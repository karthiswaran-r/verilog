==> flow/design.v <==
module RAM_4x4(input wire clk,input wire en,input wire [1:0]addr,input wire [3:0]din,output reg [3:0]dout);
reg [3:0] mem [3:0];
integer i;
initial begin
for (i = 0; i < 4; i = i + 1) 
mem[i] = 4'b0000;
end
always@(posedge clk) 
begin
if(en)
mem[addr]<=din;
else 
dout<=mem[addr];
end
endmodule
### Tool chain data of RAM_4x4

What the tools print for RAM_4x4, step after step.
Lines are those of the file above, counted from 1.
Operators carry their Yosys type and port widths (W data, S select, Z words).
Cell names lack the library's common part.
A cell with -- has no value.

| design | value |
|---|---|
| top module | RAM_4x4 |
| clock port | clk |
| library | sky130hd |
| corner | tt_025C_1v80 |

### Word-level counts

Source: Yosys, flattened and elaborated, memories not mapped. Widths are those after wreduce; folded enables and synchronous resets count as part of the registers. Registers that Yosys merges into a memory's read port (data or address) are not register bits. Print and check cells do not count. Equal cells are merged and count once.
Memory sizes are those after Yosys's memory passes, which may raise the word count (mostly to a power of two), join words into wider ones and drop unused or constant bits.

| word-level totals | value |
|---|---|
| register bits after elaboration | 0 |
| RAM bits | 16 |
| clocked read ports x word width | 4 |
| memories | 1 |

| cells by class | value |
|---|---|
| muxes and demuxes | 3 |
| reduce/logical cells | 1 |

Memory list:

| name | words | width | rd ports | wr ports | RTL line | RTL |
|---|---|---|---|---|---|---|
| mem | 4 | 4 | 1 | 1 | 2 | `reg [3:0] mem [3:0];` |

Operators by type and width:

| cell | number |
|---|---|
| $mux W4 | 1 |
| $mux W2 | 1 |
| $logic_not A1 Y1 | 1 |
| $mux W1 | 1 |

### Logic depth

Depth = most cells in a row (Yosys ltp): at word level without a register or memory, in the mapped netlist without a sequential cell, where the memories' decode and read muxes count.

| logic depth | value |
|---|---|
| word-level depth | 1 |
| ABC_AREA | 1 |
| mapped depth | 5 |
| mapped depth without buffers | 5 |

### Mapped cells and area

Source: synth_stat.txt of the flow (Yosys; design flattened, memories mapped). It holds for the ABC_AREA given above (unset counts as 0); a run with the other value may have another netlist.
Totals and module areas in this step are rounded.

Cell types:

| cell | number | area in all (µm²) |
|---|---|---|
| edfxtp_1 | 20 | 600.576 |
| nand2_1 | 36 | 135.13 |
| nor3_2 | 2 | 20.019 |
| nor3_1 | 2 | 10.01 |
| buf_4 | 1 | 7.507 |
| inv_2 | 2 | 7.507 |
| inv_1 | 1 | 3.754 |

| mapped netlist | value |
|---|---|
| cells in the netlist | 64 |
| mapped area | 780 µm² |
| flip-flops | 20 |
| buffers | 1 |

### Path before layout

Source: OpenSTA report_checks on the synthesized netlist (no wires, ideal clock, input and output delay 20% of the period each), path of least setup slack; recovery checks are left aside. Register names are those of the netlist, which keeps one name where synthesis merged equal registers.

| timing path after synthesis | value |
|---|---|
| path type | input port to flip-flop |
| from | input port addr[0] |
| to | memory mem[0][0] |
| period | 1.33 ns |
| external input delay | 0.266 ns |
| library setup time | 0.361 ns |
| time at the first pin | 0.266 ns |
| arrival | 0.785 ns |
| required time | 0.969 ns |
| path slack | 0.184 ns |
| delay of the path | 0.880 ns |
| stages | 2 |
| buffers on the path | 1 |
| synthesis period reached | 1.146 ns |

"delay of the path" is the arrival time less input delay plus setup time.
"stages" counts driving pins, that of a launching flip-flop among them; a cell with two outputs on the path counts twice.
"synthesis period reached" is the clock period less the worst setup slack; recovery checks do not enter. This is arithmetic on one report: input and output delays are still those of the set period (20% each).
Between the ends stands the longest chain of elaborated cells between them, by number of cells; it is not shown to be the way that was timed. Of several equally long chains one is given.
Each line given opens the expression or statement behind the cell; cells for indexed reads and writes are added by Yosys, which also makes memories of some case tables.

| on the way, after synthesis | value |
|---|---|
| cell sequence | buf_4 nor3_1 |
| cells in the longest elaborated chain | 1 |

Ends and longest elaborated chain, after synthesis:

| element | RTL line | RTL |
|---|---|---|
| from (decl) | 1 | `module RAM_4x4(input wire clk,input wire en,input wire [1:0]addr,input wire [3:0]din,output reg [3:0]dout);` |
| $mux W2 | 10 | `if(en)` |
| to (decl) | 2 | `reg [3:0] mem [3:0];` |

### Path in the finished layout

From the final timing report of record 1: the path of least setup slack in the routed layout; clock arrival at registers is part of the times.

| timing path post-layout | value |
|---|---|
| path type | input port to flip-flop |
| from | input port addr[0] |
| to | memory mem[2][2] |
| period | 1.09 ns |
| external input delay | 0.22 ns |
| library setup time | 0.32 ns |
| time at the first pin | 0.22 ns |
| arrival | 0.98 ns |
| required time | 1.02 ns |
| path slack | 0.04 ns |
| stages | 3 |
| buffers on the path | 2 |

Between the ends stands the longest chain of elaborated cells between them, by number of cells; it is not shown to be the way that was timed. Of several equally long chains one is given.

| on the way, post-layout | value |
|---|---|
| cell sequence | dlygate4sd2_1 buf_6 nor3_4 |
| cells in the longest elaborated chain | 1 |

Ends and longest elaborated chain, post-layout:

| element | RTL line | RTL |
|---|---|---|
| from (decl) | 1 | `module RAM_4x4(input wire clk,input wire en,input wire [1:0]addr,input wire [3:0]din,output reg [3:0]dout);` |
| $mux W2 | 10 | `if(en)` |
| to (decl) | 2 | `reg [3:0] mem [3:0];` |

Add stored flow runs of RAM_4x4

Module RAM_4x4, platform sky130hd: 2 stored runs of the flow (Yosys, OpenROAD) with differing settings, in no particular order. Input and output delays are each 20% of the period that was set; the output load is 0.01 pF.
"achieved clock period" is the run's clock period less its worst setup slack. It is reckoned from that one timing run; input and output delays stay at 20% of the period that was set.
"critical setup path time": the worst setup path's part of the clock period (all of it between registers, 20% less for each end at a port) less its slack. A launch clock that arrives late makes it longer, a capture clock that arrives late makes it shorter.
"total power of the final layout" rests on the timing tool's default activity at the inputs, not on a simulated workload.
The results are shown rounded.

#### Record 1

| setting | value |
|---|---|
| period_ns | `1.09` |
| CORE_UTILIZATION | `20` |
| PLACE_DENSITY_LB_ADDON | `0.3` |
| CORE_ASPECT_RATIO | `1.88` |
| CELL_PAD_IN_SITES_GLOBAL_PLACEMENT | `0` |
| CELL_PAD_IN_SITES_DETAIL_PLACEMENT | `2` |
| ABC_AREA | `1` |
| GPL_TIMING_DRIVEN | `0` |
| CAP_MARGIN | `10` |
| CORE_MARGIN | `2` |
| SLEW_MARGIN | `20` |

| result | value |
|---|---|
| achieved clock period | 1.049 ns |
| area inside the die boundary | 4500 µm² |
| final setup TNS | 0.000 ns |
| total power of the final layout | 1500 µW |
| worst setup slack after layout | 0.041 ns |
| post-route worst hold slack | 0.42 ns |
| area of the standard cells in the finished layout | 1000 µm² |
| critical setup path time | 0.83 ns |
| kind of the worst setup path | input port to flip-flop |
| cell area after synthesis | 780 µm² |
| post-layout utilization | 27% |

#### Record 2

| setting | value |
|---|---|
| period_ns | `0.689` |
| CORE_UTILIZATION | `28` |
| SETUP_SLACK_MARGIN | `0.06` |
| PLACE_DENSITY | `0.45` |
| CTS_CLUSTER_DIAMETER | `93` |
| CAP_MARGIN | `15` |
| MAX_ROUTING_LAYER | `met5` |
| CORE_MARGIN | `2` |
| SLEW_MARGIN | `20` |

| result | value |
|---|---|
| final setup TNS | -2.6 ns |
| cell area after synthesis | 740 µm² |
| area of the standard cells in the finished layout | 920 µm² |
| area inside the die boundary | 3100 µm² |
| critical setup path time | 1.10 ns |
| kind of the worst setup path | flip-flop to flip-flop |
| post-route worst hold slack | 0.20 ns |
| worst setup slack after layout | -0.41 ns |
| total power of the final layout | 2100 µW |
| post-layout utilization | 37% |
| achieved clock period | 1.104 ns |
