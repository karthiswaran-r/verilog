==> flow/design.v <==
module uart_tx(clk,reset,tx_start,tx_data,tx,tx_busy);
input wire clk;           
input wire reset;         
input wire tx_start;     
input wire [7:0] tx_data;  
output reg tx;           
output reg tx_busy;        
parameter CLK_FREQ = 50000000;  
parameter BAUD_RATE = 9600;     
localparam BAUD_PERIOD = CLK_FREQ / BAUD_RATE;  
reg [15:0] baud_counter = 0;
reg [3:0] bit_index = 0;
reg [9:0] shift_reg = 10'b1111111111;
always @(posedge clk or posedge reset) 
begin
if (reset) 
begin
tx <= 1'b1;
tx_busy <= 1'b0;
baud_counter <= 0;
bit_index <= 0;
shift_reg <= 10'b1111111111;
end 
else 
begin
if (tx_busy) 
begin
if (baud_counter == BAUD_PERIOD - 1) 
begin
baud_counter <= 0;
tx <= shift_reg[0];
shift_reg <= {1'b1,shift_reg[9:1]};
if (bit_index < 9)
bit_index <= bit_index + 1;
else 
begin
bit_index <= 0;
tx_busy <= 1'b0;
end
end 
else
baud_counter <= baud_counter + 1;
end 
else if (tx_start) 
begin
shift_reg <= {1'b1,tx_data,1'b0};
tx_busy <= 1'b1;
bit_index <= 0;
baud_counter <= 0;
end
end
end
endmodule
# Step by step through the tools: uart_tx
# What the tools print for uart_tx, step after step.
# Line numbers count from 1 in the design file above.
# Cell names lack the library's common part.
# The mark -- stands for no value.
# design
design	uart_tx
clock	clk
library	sky130hd
lib_corner	tt_025C_1v80

# Elaborated design
# Source: Yosys, flattened and elaborated, memories not mapped. Widths are those after wreduce. Registers that Yosys merges into a memory's read port (data or address) are not register bits. Print and check cells do not count. Equal cells are merged and count once.
# word_totals
output_inout_bits	2
input_bits	11
register_bits	32
wordCells	27
# classes
reduce_logical	3
mux	14
cmp	1
addsub	2
eq_ne	2
# op_table
operator	count
two-way mux 16 bit	3
two-way mux 10 bit	3
adder 16 x 1 -> 16 bit with constant B	1
== test 16 x 13 -> 1 bit with constant B	1
two-way mux 4 bit	4
AND reduction 2 bit	2
adder 4 x 1 -> 4 bit with constant B	1
less-than comparator 4 bit with constant B	1
two-way mux 1 bit	4
inequality test 2 x 1 -> 1 bit with constant B	1
nonzero test 2 bit	1

# Longest topological paths
# Depth = most cells in a row (Yosys ltp): at word level without a register or memory, in the mapped netlist without a sequential cell, where the memories' decode and read muxes count.
# logic_depth
word_depth	4
abc_area	0
mapped_depth	7

# Synthesis result
# The flow's flattened synthesis, as Yosys stat reports it; memories are mapped. The netlist is that of the ABC_AREA named above (0 if unset); the other value can give another one.
# The area totals of this step are shown rounded.
# mapped
sequential_area_um2	790
cell_count	166
area_um2	1800
ff_cells	31
# by_type
cell	count	area_total_um2
dfrtp_1	21	525.504
dfstp_2	10	262.752
mux2_4	7	105.101
mux2_2	8	90.086
a31oi_1	11	68.816
nand3_1	10	50.048
inv_1	12	45.043
ha_1	3	37.536
nand4_1	6	37.536
nor4_1	6	37.536
buf_6	3	33.782
o31ai_1	4	30.029
a22o_1	3	26.275
nor3_1	5	25.024
o21bai_1	3	22.522
mux2i_1	2	20.019
nand2_1	5	18.768
or3_1	3	18.768
# Other cell types: 29; their cells: 44.

# Path before layout
# Source: OpenSTA report_checks on the synthesized netlist (no wires, ideal clock, input and output delay 20% of the period each), path of least setup slack; recovery checks are left aside. Register names are those of the netlist, which keeps one name where synthesis merged equal registers.
# synth_timing
kind	reg-to-reg
from	register baud_counter[0]
to	register shift_reg[1]
t_required_ns	3.098
t_arrival_ns	1.733
path_stages	8
t_first_pin_ns	0.000
setup_ns	0.082
delay_ns	1.815
clock_period_ns	3.18
setup_slack_ns	1.365
synth_period_reached_ns	1.815
# "delay_ns" = arrival - input delay + setup time.
# "path_stages" counts driving pins, that of a launching flip-flop among them; a cell with two outputs on the path counts twice.
# "synth_period_reached_ns" is the clock period less the worst setup slack; recovery checks do not enter. This is arithmetic on one report: input and output delays are still those of the set period (20% each).
# Between the ends stands the longest chain of elaborated cells between them, by number of cells; it is not shown to be the way that was timed. Of several equally long chains one is given.
# Each line given opens the expression or statement behind the cell; cells for indexed reads and writes are added by Yosys, which also makes memories of some case tables.
# A register here has more assigning lines than the two given.
# synth_via
path_cell_list	dfrtp_1 > ha_1 > and4b_4 > and4_4 > buf_6 > a21o_1 > buf_6 > mux2_4
elab_chain_len	3
cone_cells	5
cone_classes	eq/ne (2); mux (2); reduce/logical (1)
# synth_rtl
element	line	rtl
from (decl)	11	reg [15:0] baud_counter = 0;
from (assign)	20	baud_counter <= 0;
from (assign)	42	baud_counter <= baud_counter + 1;
== test 16 x 13 -> 1 bit	28	if (baud_counter == BAUD_PERIOD - 1)
two-way mux 10 bit	28
two-way mux 10 bit	26	if (tx_busy)
to (assign)	32	shift_reg <= {1'b1,shift_reg[9:1]};
to (assign)	46	shift_reg <= {1'b1,tx_data,1'b0};
to (decl)	13	reg [9:0] shift_reg = 10'b1111111111;

# Worst path after layout
# Path of least setup slack in the final report of run 1 (OpenROAD, finished layout, wires in). Where an end is a register, its clock arrival counts in the times.
# layout_timing
kind	reg-to-output
from	register tx_busy
to	output tx_busy
clock_period_ns	2.35
t_required_ns	1.88
output_delay_ns	0.47
setup_slack_ns	0.30
path_stages	2
t_first_pin_ns	0.28
t_arrival_ns	1.58
# A register here has more assigning lines than the two given.
# layout_via
path_cell_list	dfrtp_1 > clkdlybuf4s50_1
elab_chain_len	0
cone_cells	0
# layout_rtl
element	line	rtl
from (decl)	7	output reg tx_busy;
from (assign)	19	tx_busy <= 1'b0;
from (assign)	38	tx_busy <= 1'b0;
to (decl)	7

# Settings and measured results of 2 stored flow runs for module uart_tx (sky130hd), not sorted in any way. The constraints put input and output delay at 20% of the set period each and load the outputs with 0.01 pF.
# "period_reached_ns" means the clock period less the worst setup slack. The figure is calculated, with input and output delays left at 20% of the set period.
# "worst_setup_path_time_ns" = time allowed to the worst setup path (clock period - input delay - output delay, where it has them) - its slack; a late launch clock adds to it, a late capture clock takes from it.
# "design_power_uw": no workload was simulated; the value follows from the tool's default switching activity.
# The results are shown rounded.
# Settings: . = not set for that run.
run name	period_ns	CORE_UTILIZATION	SETUP_SLACK_MARGIN	PLACE_DENSITY_LB_ADDON	CORE_ASPECT_RATIO	CORE_MARGIN	GPL_ROUTABILITY_DRIVEN	CTS_CLUSTER_DIAMETER	CAP_MARGIN	SLEW_MARGIN	PLACE_DENSITY	CELL_PAD_IN_SITES_DETAIL_PLACEMENT	TNS_END_PERCENT	worst_setup_path_time_ns	worstPathKind	die_area_um2	timing.hold.ws_ns	setup_tns_ns	worstSetupSlack_ns	post_route_stdcell_area_um2	synth_chip_area_um2	period_reached_ns	design_power_uw	layout_utilization_frac
run 1	2.35	18	-0.08	0.09	0.51	2	1	314	0	20	.	.	.	1.58	reg-to-output	11000	0.52	0.000	0.30	2200	1800	2.046	1700	0.23
run 2	2.72	34	-0.01	.	1.38	2	.	223	25	20	0.65	1	15	1.64	reg-to-output	5800	0.53	0.000	0.53	2100	1800	2.186	1400	0.41
